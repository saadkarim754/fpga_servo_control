==> flow/design.v <==
`timescale 1ns / 1ps
module top_v2(
    input mclk,          
    input sw0,           
    input sw1,           
    output Led,    
    output servo         
);
parameter MIN_PULSE = 16'd0;         
parameter MAX_PULSE = 16'd50000;     
parameter MID_PULSE = 16'd25000;
reg [19:0] pwm_counter = 0;
reg servo_reg = 0;
reg [15:0] control = 0;        
reg [25:0] hz_counter = 0;     
reg clk_1hz = 0;
reg clk_1hz_prev = 0;          
reg toggle = 1;                
always @(posedge mclk) begin
    if (hz_counter >= 26'd24_999) begin
        hz_counter <= 0;
        clk_1hz <= ~clk_1hz;
    end else begin
        hz_counter <= hz_counter + 1;
    end
end
always @(posedge mclk) begin
    clk_1hz_prev <= clk_1hz;
    if (clk_1hz_prev == 0 && clk_1hz == 1) begin
        if (sw0 && control < MAX_PULSE)
            control <= control + 1000;
        else if (sw1 && control > MIN_PULSE)
            control <= control - 1000;
        if (sw0) toggle <= 1;
        else if (sw1) toggle <= 0;
    end
end
always @(posedge mclk) begin
    if (pwm_counter == 20'd999_999)
        pwm_counter <= 0;
    else
        pwm_counter <= pwm_counter + 1;
    if (pwm_counter < (20'd50000 + control))
        servo_reg <= 1;
    else
        servo_reg <= 0;
end
assign Led= toggle;
assign servo  = servo_reg;
endmodule
# From RTL to reports: top_v2
# What the tools print for top_v2, step after step.
# Lines are those of the file above, counted from 1.
# Library cell names are shortened.
inputs:
  top_module: "top_v2"
  clock_port: "mclk"
  cell_library: "sky130hd"
  lib_corner: "tt_025C_1v80"

# After elaboration
# Counts by Yosys on the flattened word-level netlist (proc, flatten, opt, wreduce; memories kept). Register bits leave out memories and registers merged into their read ports (data or address). Print and check cells are left out. Cells with the same type and inputs are merged into one.
op_classes:
  muxes: 4
  addsub: 5
  n_logic: 2
  n_reduce_logical: 7
  compare: 4
  equal: 1
op_table:
  columns: ["cell", "count"]
  rows:
  - ["16-bit 2-to-1 mux", 2]
  - ["26-bit by 1-bit adder with 26-bit output (second input constant)", 1]
  - ["26-bit by 15-bit greater-or-equal comparator with 1-bit output (second input constant)", 1]
  - ["20-bit by 1-bit adder with 20-bit output (second input constant)", 1]
  - ["20-bit by 17-bit less-than comparator with 1-bit output", 1]
  - ["20-bit equality test (second input constant)", 1]
  - ["16-bit by 16-bit adder with 17-bit output (first input constant)", 1]
  - ["16-bit by 1-bit > comparator with 1-bit output (second input constant)", 1]
  - ["16-bit by 10-bit adder with 16-bit output (second input constant)", 1]
  - ["16-bit by 10-bit subtractor with 16-bit output (second input constant)", 1]
  - ["16-bit less-than comparator (second input constant)", 1]
  - ["2-bit AND reduction", 2]
  - ["2-bit nonzero test", 2]
  - ["1-bit logical AND", 3]
  - ["1-bit inverter", 2]
  - ["1-bit 2-to-1 mux", 2]
bits:
  regBits: 66
  in_bits: 3
  output_inout_bits: 2

# Logic depth
# Yosys ltp: most cells in a row. Word level: on the elaborated netlist, between registers, memories and ports. Mapped: between sequential cells and ports; inverters and the memories' decode and read muxes count.
depth:
  word_depth: 4
  abc_area: 0
  depth_mapped: 13
  depth_no_buf: 13

# Netlist
# Source: synth_stat.txt of the flow (Yosys; design flattened, memories mapped). It holds for the ABC_AREA given above (unset counts as 0); a run with the other value may have another netlist.
# Totals and module areas in this step are rounded.
types:
  columns: ["cell", "count"]
  rows:
  - ["dfxtp_1", 48]
  - ["edfxtp_1", 15]
  - ["ha_1", 28]
  - ["xor2_1", 23]
  - ["xnor2_1", 21]
  - ["nor2_1", 39]
  - ["a21oi_1", 23]
  - ["nand2_1", 24]
  - ["nand3_1", 18]
  - ["and3_1", 9]
  - ["inv_1", 12]
  - ["o21ai_0", 9]
  - ["nor2b_1", 7]
  - ["a21o_1", 5]
  - ["nand4_1", 6]
  - ["nand2b_1", 5]
  - ["nor3_1", 6]
  - ["and4_1", 3]
# Not listed: further types 38, cells in them 55.
mapped:
  ffs: 63
  buf_cells: 3
  stdcells: 356
  synth_area_um2: 3400

# Path before layout
# Path of least setup slack by OpenSTA after synthesis, without wires, with an ideal clock, recovery checks aside; 20% of the period is set as input and as output delay. Where synthesis merged equal registers, the netlist keeps one of their names.
synth_path:
  kind: "reg2reg"
  startpoint: "register control[4]"
  endpoint: "register control[13]"
  path_stages: 14
  required_time_ns: 2.760
  delay_ns: 3.072
  tclk_ns: 2.94
  arrival_ns: 2.892
  launch_ns: 0.000
  setup_ns: 0.180
  n_path_buf: 0
  path_slack_ns: -0.132
  period_less_setup_slack_ns: 3.072
# "delay_ns" is the arrival time less input delay plus setup time.
# "path_stages" counts driving pins, that of a launching flip-flop among them; a cell with two outputs on the path counts twice.
# "period_less_setup_slack_ns" = period - worst setup slack (recovery checks aside). The figure is calculated, with input and output delays left at 20% of the set period.
# Between the ends stands the longest chain of elaborated cells between them, by number of cells; it is not shown to be the way that was timed. Of several equally long chains one is given.
# A line is the first line of the expression or statement that the cell stems from. Yosys adds cells for indexed reads and writes and turns some case tables into memories.
# Ways into the end's enable are left out, as the timed path ends at the data pin.
synth_via:
  path_cell_list: "edfxtp_1 inv_1 ha_1 nand2b_1 a21oi_1 o21ai_1 o21ai_1 inv_1 ha_1 nor2b_1 o31ai_2 a21oi_1 or2_1 o311ai_1"
  elab_chain_cells: 4
synth_rtl:
  columns: ["item", "line", "rtl"]
  rows:
  - ["from (decl)", 14, "reg [15:0] control = 0;"]
  - ["from (assign)", 31, "control <= control + 1000;"]
  - ["from (assign)", 33, "control <= control - 1000;"]
  - ["16-bit by 1-bit > comparator with 1-bit output", 32, "else if (sw1 && control > MIN_PULSE)"]
  - ["1-bit logical AND", 32, null]
  - ["16-bit 2-to-1 mux", 32, null]
  - ["16-bit 2-to-1 mux", 30, "if (sw0 && control < MAX_PULSE)"]
  - ["to (assign)", 31, null]
  - ["to (assign)", 33, null]
  - ["to (decl)", 14, null]

# Timing after layout
# From the final timing report of entry A: the path of least setup slack in the routed layout; clock arrival at registers is part of the times.
layout_path:
  kind: "reg2reg"
  startpoint: "register control[11]"
  endpoint: "register control[13]"
  path_stages: 12
  path_slack_ns: 0.79
  launch_ns: 0.32
  setup_ns: 0.27
  tclk_ns: 3.61
  required_time_ns: 3.66
  n_path_buf: 1
  arrival_ns: 2.87
# Between the ends stands the longest chain of elaborated cells between them, by number of cells; it is not shown to be the way that was timed. Of several equally long chains one is given.
# Ways into the end's enable are left out, as the timed path ends at the data pin.
layout_via:
  path_cell_list: "edfxtp_1 or4_4 o21ai_4 o21ai_4 inv_4 ha_4 nor2b_4 o31ai_4 a21oi_2 buf_4 o2111ai_2 o311ai_2"
  elab_chain_cells: 4
layout_rtl:
  columns: ["item", "line", "rtl"]
  rows:
  - ["from (decl)", 14, "reg [15:0] control = 0;"]
  - ["from (assign)", 31, "control <= control + 1000;"]
  - ["from (assign)", 33, "control <= control - 1000;"]
  - ["16-bit by 1-bit > comparator with 1-bit output", 32, "else if (sw1 && control > MIN_PULSE)"]
  - ["1-bit logical AND", 32, null]
  - ["16-bit 2-to-1 mux", 32, null]
  - ["16-bit 2-to-1 mux", 30, "if (sw0 && control < MAX_PULSE)"]
  - ["to (assign)", 31, null]
  - ["to (assign)", 33, null]
  - ["to (decl)", 14, null]

# Module top_v2, platform sky130hd: 2 stored runs of the flow (Yosys, OpenROAD) with differing settings, in no particular order. Input and output delays are each 20% of the period that was set; the output load is 0.01 pF.
# "clock_period_reached_ns" is the run's clock period less its worst setup slack. It is reckoned from that one timing run; input and output delays stay at 20% of the period that was set.
# "worst_setup_path_time_ns": the worst setup path's part of the clock period (all of it between registers, 20% less for each end at a port) less its slack. A launch clock that arrives late makes it longer, a capture clock that arrives late makes it shorter.
# "total_power_uw" rests on the timing tool's default activity at the inputs, not on a simulated workload.
# The measured numbers are rounded.
runs:
  - name: "entry A"
    settings:
      period_ns: 3.61
      CORE_UTILIZATION: 18
      SETUP_SLACK_MARGIN: 1.02
      PLACE_DENSITY_LB_ADDON: 0.29
      CELL_PAD_IN_SITES_DETAIL_PLACEMENT: 0
      SLEW_MARGIN: 15
      MAX_ROUTING_LAYER: "met4"
      CAP_MARGIN: 20
      CORE_MARGIN: 2
    results:
      synthesis_area_um2: 3400
      die_footprint_um2: 20000
      final_stdcell_area_um2: 4350
      finish.utilization_frac: 0.234
      timing.setup.ws_ns: 0.792
      setup_tns_ns: 0.000
      holdWs_ns: 0.402
      total_power_uw: 1930
      clock_period_reached_ns: 2.818
      worst_setup_path_time_ns: 2.82
      critical_path_kind: "reg2reg"
  - name: "entry B"
    settings:
      period_ns: 3.53
      CORE_UTILIZATION: 50
      SETUP_SLACK_MARGIN: 0.17
      PLACE_DENSITY_LB_ADDON: 0.27
      CORE_ASPECT_RATIO: 1.92
      CELL_PAD_IN_SITES_GLOBAL_PLACEMENT: 3
      CELL_PAD_IN_SITES_DETAIL_PLACEMENT: 1
      CAP_MARGIN: 35
      MAX_ROUTING_LAYER: "met4"
      CORE_MARGIN: 2
      SLEW_MARGIN: 20
    outcome: "no final report: placement broke off with FLW-0024"
