==> flow/design.v <==
`timescale 1ns / 1ps
module dual_axis_servo_uart_v5(
    input clk50mhz,
    input uart_rx,
    output reg servo_x,      
    output reg servo_y1,     
    output reg servo_y2      
);
    parameter CLK_FREQ   = 50000000;
    parameter BAUD_RATE  = 9600;
    parameter BAUD_TICK  = CLK_FREQ / BAUD_RATE;
    reg [12:0] baud_cnt = 0;
    reg [3:0] bit_cnt = 0;
    reg [9:0] rx_shift = 10'b1111111111;
    reg receiving = 0;
    reg [7:0] rx_data = 0;
    reg data_ready = 0;
    reg [7:0] x_target = 8'd192;
    reg [7:0] y_target = 8'd192;
    reg [7:0] x_position = 8'd192;
    reg [7:0] y_position = 8'd192;
    reg [7:0] x_prev = 8'd192;
    reg [7:0] y_prev = 8'd192;
    reg [15:0] smooth_cnt = 0;
    reg [19:0] pwm_cnt = 0;
    reg state_waiting = 0;   
    always @(posedge clk50mhz) begin
        data_ready <= 0;
        if (!receiving) begin
            if (uart_rx == 0) begin
                receiving <= 1;
                baud_cnt <= BAUD_TICK / 2;
                bit_cnt <= 0;
            end
        end else begin
            if (baud_cnt == 0) begin
                baud_cnt <= BAUD_TICK - 1;
                rx_shift <= {uart_rx, rx_shift[9:1]};
                bit_cnt <= bit_cnt + 1;
                if (bit_cnt == 9) begin
                    receiving <= 0;
                    rx_data <= rx_shift[8:1];
                    data_ready <= 1;
                end
            end else begin
                baud_cnt <= baud_cnt - 1;
            end
        end
    end
    always @(posedge clk50mhz) begin
        if (data_ready) begin
            if (state_waiting == 0) begin
                if (rx_data != x_prev) begin
                    x_target <= rx_data;
                    x_prev <= rx_data;
                end
            end else begin
                if (rx_data != y_prev) begin
                    y_target <= rx_data;
                    y_prev <= rx_data;
                end
            end
            state_waiting <= ~state_waiting;
        end
    end
    always @(posedge clk50mhz) begin
        if (smooth_cnt >= 16'd25000) begin
            smooth_cnt <= 0;
            if (x_position < x_target) x_position <= x_position + 1;
            else if (x_position > x_target) x_position <= x_position - 1;
            if (y_position < y_target) y_position <= y_position + 1;
            else if (y_position > y_target) y_position <= y_position - 1;
        end else begin
            smooth_cnt <= smooth_cnt + 1;
        end
    end
    always @(posedge clk50mhz) begin
        if (pwm_cnt >= 20'd999_999)
            pwm_cnt <= 0;
        else
            pwm_cnt <= pwm_cnt + 1;
    end
    wire [19:0] pulse_width_x = 20'd50000 + x_position * 20'd196;
    wire [19:0] pulse_width_y = 20'd50000 + y_position * 20'd196;
    always @(posedge clk50mhz) begin
        servo_x  <= (pwm_cnt < pulse_width_x);  
        servo_y1 <= (pwm_cnt < pulse_width_y);  
        servo_y2 <= (pwm_cnt < pulse_width_y);  
    end
endmodule
# From RTL to reports: dual_axis_servo_uart_v5
# What the tools print for dual_axis_servo_uart_v5, step after step.
# Line numbers count from 1 in the design file above.
# Operators: Yosys type, input widths -> output width; for muxes data width and select width s.
# The mark -- stands for no value.
# inputs
design	dual_axis_servo_uart_v5
clock_port	clk50mhz
lib	sky130hd
pvt_corner	tt_025C_1v80

# After elaboration
# Yosys after proc, flatten, opt, wreduce and memory -nomap, before mapping. Memory bits, and registers merged into a memory's read port (data or address), are not among the register bits. Print and check cells are not counted. Equal cells are merged and count once.
# bits
out_inout_bits	3
inputBits	2
ff_bits	108
# classes
n_mux	15
logic	1
add_sub_neg	10
equal	5
n_mul	2
compare	8
reduce_and_logical	10
# op_table
op	n
$mul 8x6->14 const B	2
$lt 20x17->1	2
$mux 13	3
$add 16x16->17 const A	2
$mux 8	4
$add 20x1->20 const B	1
$ge 20x20->1 const B	1
$add 16x1->16 const B	1
$ge 16x15->1 const B	1
$add 8x1->8 const B	2
$sub 8x1->8 const B	2
$gt 8x8->1	2
$lt 8x8->1	2
$ne 8x8->1	2
$sub 13x1->13 const B	1
$logic_not 13->1	1
$mux 4	3
$reduce_and 3->1	3
$reduce_and 2->1	4
$mux 1	5
$ne 2x1->1 const B	2
$reduce_bool 2->1	2
$add 4x1->4 const B	1
$eq 4x4->1 const B	1
$not 1->1	1

# Longest topological paths
# Yosys ltp: most cells in a row. Word level: on the elaborated netlist, between registers, memories and ports. Mapped: between sequential cells and ports; inverters and the memories' decode and read muxes count.
# logic_depth
word_depth	4
abc_area	1
depth_mapped	22
ltp_nobuf	22

# Netlist
# Source: synth_stat.txt of the flow (Yosys; design flattened, memories mapped). It holds for the ABC_AREA given above (unset counts as 0); a run with the other value may have another netlist.
# mapped
stdcells	982
ff_cells	107
yosys_area_mm2	0.0080402
# types
type	n	type_area_um2
sky130_fd_sc_hd__edfxtp_1	67	2011.93
sky130_fd_sc_hd__ha_1	118	1.48E+03
sky130_fd_sc_hd__nand2_1	227	852.067
sky130_fd_sc_hd__dfxtp_1	40	800.768
sky130_fd_sc_hd__inv_1	138	517.997
sky130_fd_sc_hd__nor2_1	87	326.563
sky130_fd_sc_hd__a21oi_1	58	290.278
sky130_fd_sc_hd__xor2_1	29	253.994
sky130_fd_sc_hd__nand3_1	49	245.235
sky130_fd_sc_hd__fa_1	8	160.154
sky130_fd_sc_hd__nand4_1	23	143.888
sky130_fd_sc_hd__xnor2_1	16	140.134
sky130_fd_sc_hd__nor3_1	22	110.106
sky130_fd_sc_hd__o21ai_0	21	105.101
sky130_fd_sc_hd__nand3_2	9	90.086
sky130_fd_sc_hd__nand3b_1	8	60.058
sky130_fd_sc_hd__nor2_4	5	56.304
sky130_fd_sc_hd__o21a_1	7	52.55
# Not listed: further types 18, cells in them 50.

# Timing after synthesis
# OpenSTA on the mapped netlist: ideal clock, no wires. The path of least setup slack (recovery checks aside). Input and output delay are each 20% of the period. Register names are those of the netlist, which keeps one name where synthesis merged equal registers.
# synth_path
path_type	reg-to-reg
from	reg x_position[1]
to	reg servo_x
path_buffers	0
required_ps	3817
arrival_time_ps	3628
stages	19
path_slack_ps	189
setup_time_ps	113
path_delay_ps	3741
period_ps	3930
synth_period_reached_ps	3741
# "path_delay_ps" is the arrival time less input delay plus setup time.
# "stages" counts driving pins, that of a launching flip-flop among them; a cell with two outputs on the path counts twice.
# "synth_period_reached_ps" is the clock period less the worst setup slack; recovery checks do not enter. This is arithmetic on one report: input and output delays are still those of the set period (20% each).
# Between the ends stands the longest chain of elaborated cells between them, by number of cells; it is not shown to be the way that was timed. Of several equally long chains one is given.
# A line is the first line of the expression or statement that the cell stems from. Yosys adds cells for indexed reads and writes and turns some case tables into memories.
# synth_via
path_cell_list	sky130_fd_sc_hd__edfxtp_1 sky130_fd_sc_hd__ha_1 sky130_fd_sc_hd__fa_1 sky130_fd_sc_hd__ha_1 sky130_fd_sc_hd__ha_1 sky130_fd_sc_hd__inv_1 sky130_fd_sc_hd__fa_1 sky130_fd_sc_hd__xnor2_2 sky130_fd_sc_hd__nand2_1 sky130_fd_sc_hd__nor2_1 sky130_fd_sc_hd__nand3_2 sky130_fd_sc_hd__nand3_1 sky130_fd_sc_hd__nand2_1 sky130_fd_sc_hd__ha_1 sky130_fd_sc_hd__nand2_1 sky130_fd_sc_hd__o21a_1 sky130_fd_sc_hd__o21a_1 sky130_fd_sc_hd__nand2_1 sky130_fd_sc_hd__nor2_1
elab_chain_len	3
cells_between	3
classes_between	1 x add/sub; 1 x mul; 1 x compare
# synth_rtl
element	line_no	text
from (decl)	20	reg [7:0] x_position = 8'd192;
from (assign)	69
from (assign)	70
$mul 8x6->14	83	wire [19:0] pulse_width_x = 20'd50000 + x_position * 20'd196;
$add 16x16->17	83
$lt 20x17->1	86	servo_x  <= (pwm_cnt < pulse_width_x);
to (assign)	86
to (decl)	5	output reg servo_x,

# Worst path after layout
# Path of least setup slack in the final report of flow run A (OpenROAD, finished layout, wires in). Where an end is a register, its clock arrival counts in the times.
# The report prints the path's times to 10 ps; the period is as set.
# layout_path
path_type	reg-to-reg
from	reg y_position[1]
to	reg servo_y2
path_buffers	1
period_ps	4240
stages	23
arrival_time_ps	4190
setup_time_ps	100
path_slack_ps	300
required_ps	4490
# Between the ends stands the longest chain of elaborated cells between them, by number of cells; it is not shown to be the way that was timed. Of several equally long chains one is given.
# layout_via
path_cell_list	sky130_fd_sc_hd__edfxtp_1 sky130_fd_sc_hd__buf_4 sky130_fd_sc_hd__ha_2 sky130_fd_sc_hd__fa_1 sky130_fd_sc_hd__ha_4 sky130_fd_sc_hd__ha_4 sky130_fd_sc_hd__inv_1 sky130_fd_sc_hd__fa_2 sky130_fd_sc_hd__inv_1 sky130_fd_sc_hd__nor2_2 sky130_fd_sc_hd__nand2_1 sky130_fd_sc_hd__nand2_2 sky130_fd_sc_hd__nor2_4 sky130_fd_sc_hd__nand3_2 sky130_fd_sc_hd__nand2_1 sky130_fd_sc_hd__nand2_1 sky130_fd_sc_hd__nand2_2 sky130_fd_sc_hd__ha_4 sky130_fd_sc_hd__nand2_1 sky130_fd_sc_hd__o21a_1 sky130_fd_sc_hd__o21a_1 sky130_fd_sc_hd__nand2_1 sky130_fd_sc_hd__nor2_1
elab_chain_len	3
cells_between	3
classes_between	1 x add/sub; 1 x mul; 1 x compare
# layout_rtl
element	line_no	text
from (decl)	21	reg [7:0] y_position = 8'd192;
from (assign)	71
from (assign)	72
$mul 8x6->14	84	wire [19:0] pulse_width_y = 20'd50000 + y_position * 20'd196;
$add 16x16->17	84
$lt 20x17->1	88	servo_y2 <= (pwm_cnt < pulse_width_y);
to (assign)	88
to (decl)	7	output reg servo_y2

# Stored flow runs of dual_axis_servo_uart_v5 (2 of them; Yosys, OpenROAD, sky130hd). They differ in their settings and are not a sequence. Constraints: input delay and output delay 20% of the set period each, output load 0.01 pF.
# "achieved_clock_period_ps" = clock period - worst setup slack. The figure is calculated, with input and output delays left at 20% of the set period.
# "worst_path_ps" = time allowed to the worst setup path (clock period - input delay - output delay, where it has them) - its slack; a late launch clock adds to it, a late capture clock takes from it.
# "worst_path_ps" is known to 10 ps.
# Settings: - = not set for that run.
run	period_ns	CORE_UTILIZATION	SETUP_SLACK_MARGIN	PLACE_DENSITY	CORE_ASPECT_RATIO	TNS_END_PERCENT	ABC_AREA	GPL_TIMING_DRIVEN	CTS_CLUSTER_SIZE	CTS_CLUSTER_DIAMETER	MIN_ROUTING_LAYER	CAP_MARGIN	CORE_MARGIN	SLEW_MARGIN	timing.setup.ws_ps	finalUtil_pct	final_cell_area_mm2	synth_chip_area_mm2	final_die_area_mm2	setup_tns_ps	achieved_clock_period_ps	hold_ws_ps	worst_path_ps	worst_setup_path_type
flow run A	4.24	31	0.11	0.63	0.96	20	1	0	62	143	met2	20	2	20	299	35.6	0.0090312	0.0080402	0.0272398	0	3941	421	3940	reg-to-reg
flow run B	4.7	38	-	-	-	-	-	-	-	-	-	20	2	20	349	42.2	0.0078663	0.0072144	0.020103	0	4351	423	4350	reg-to-reg
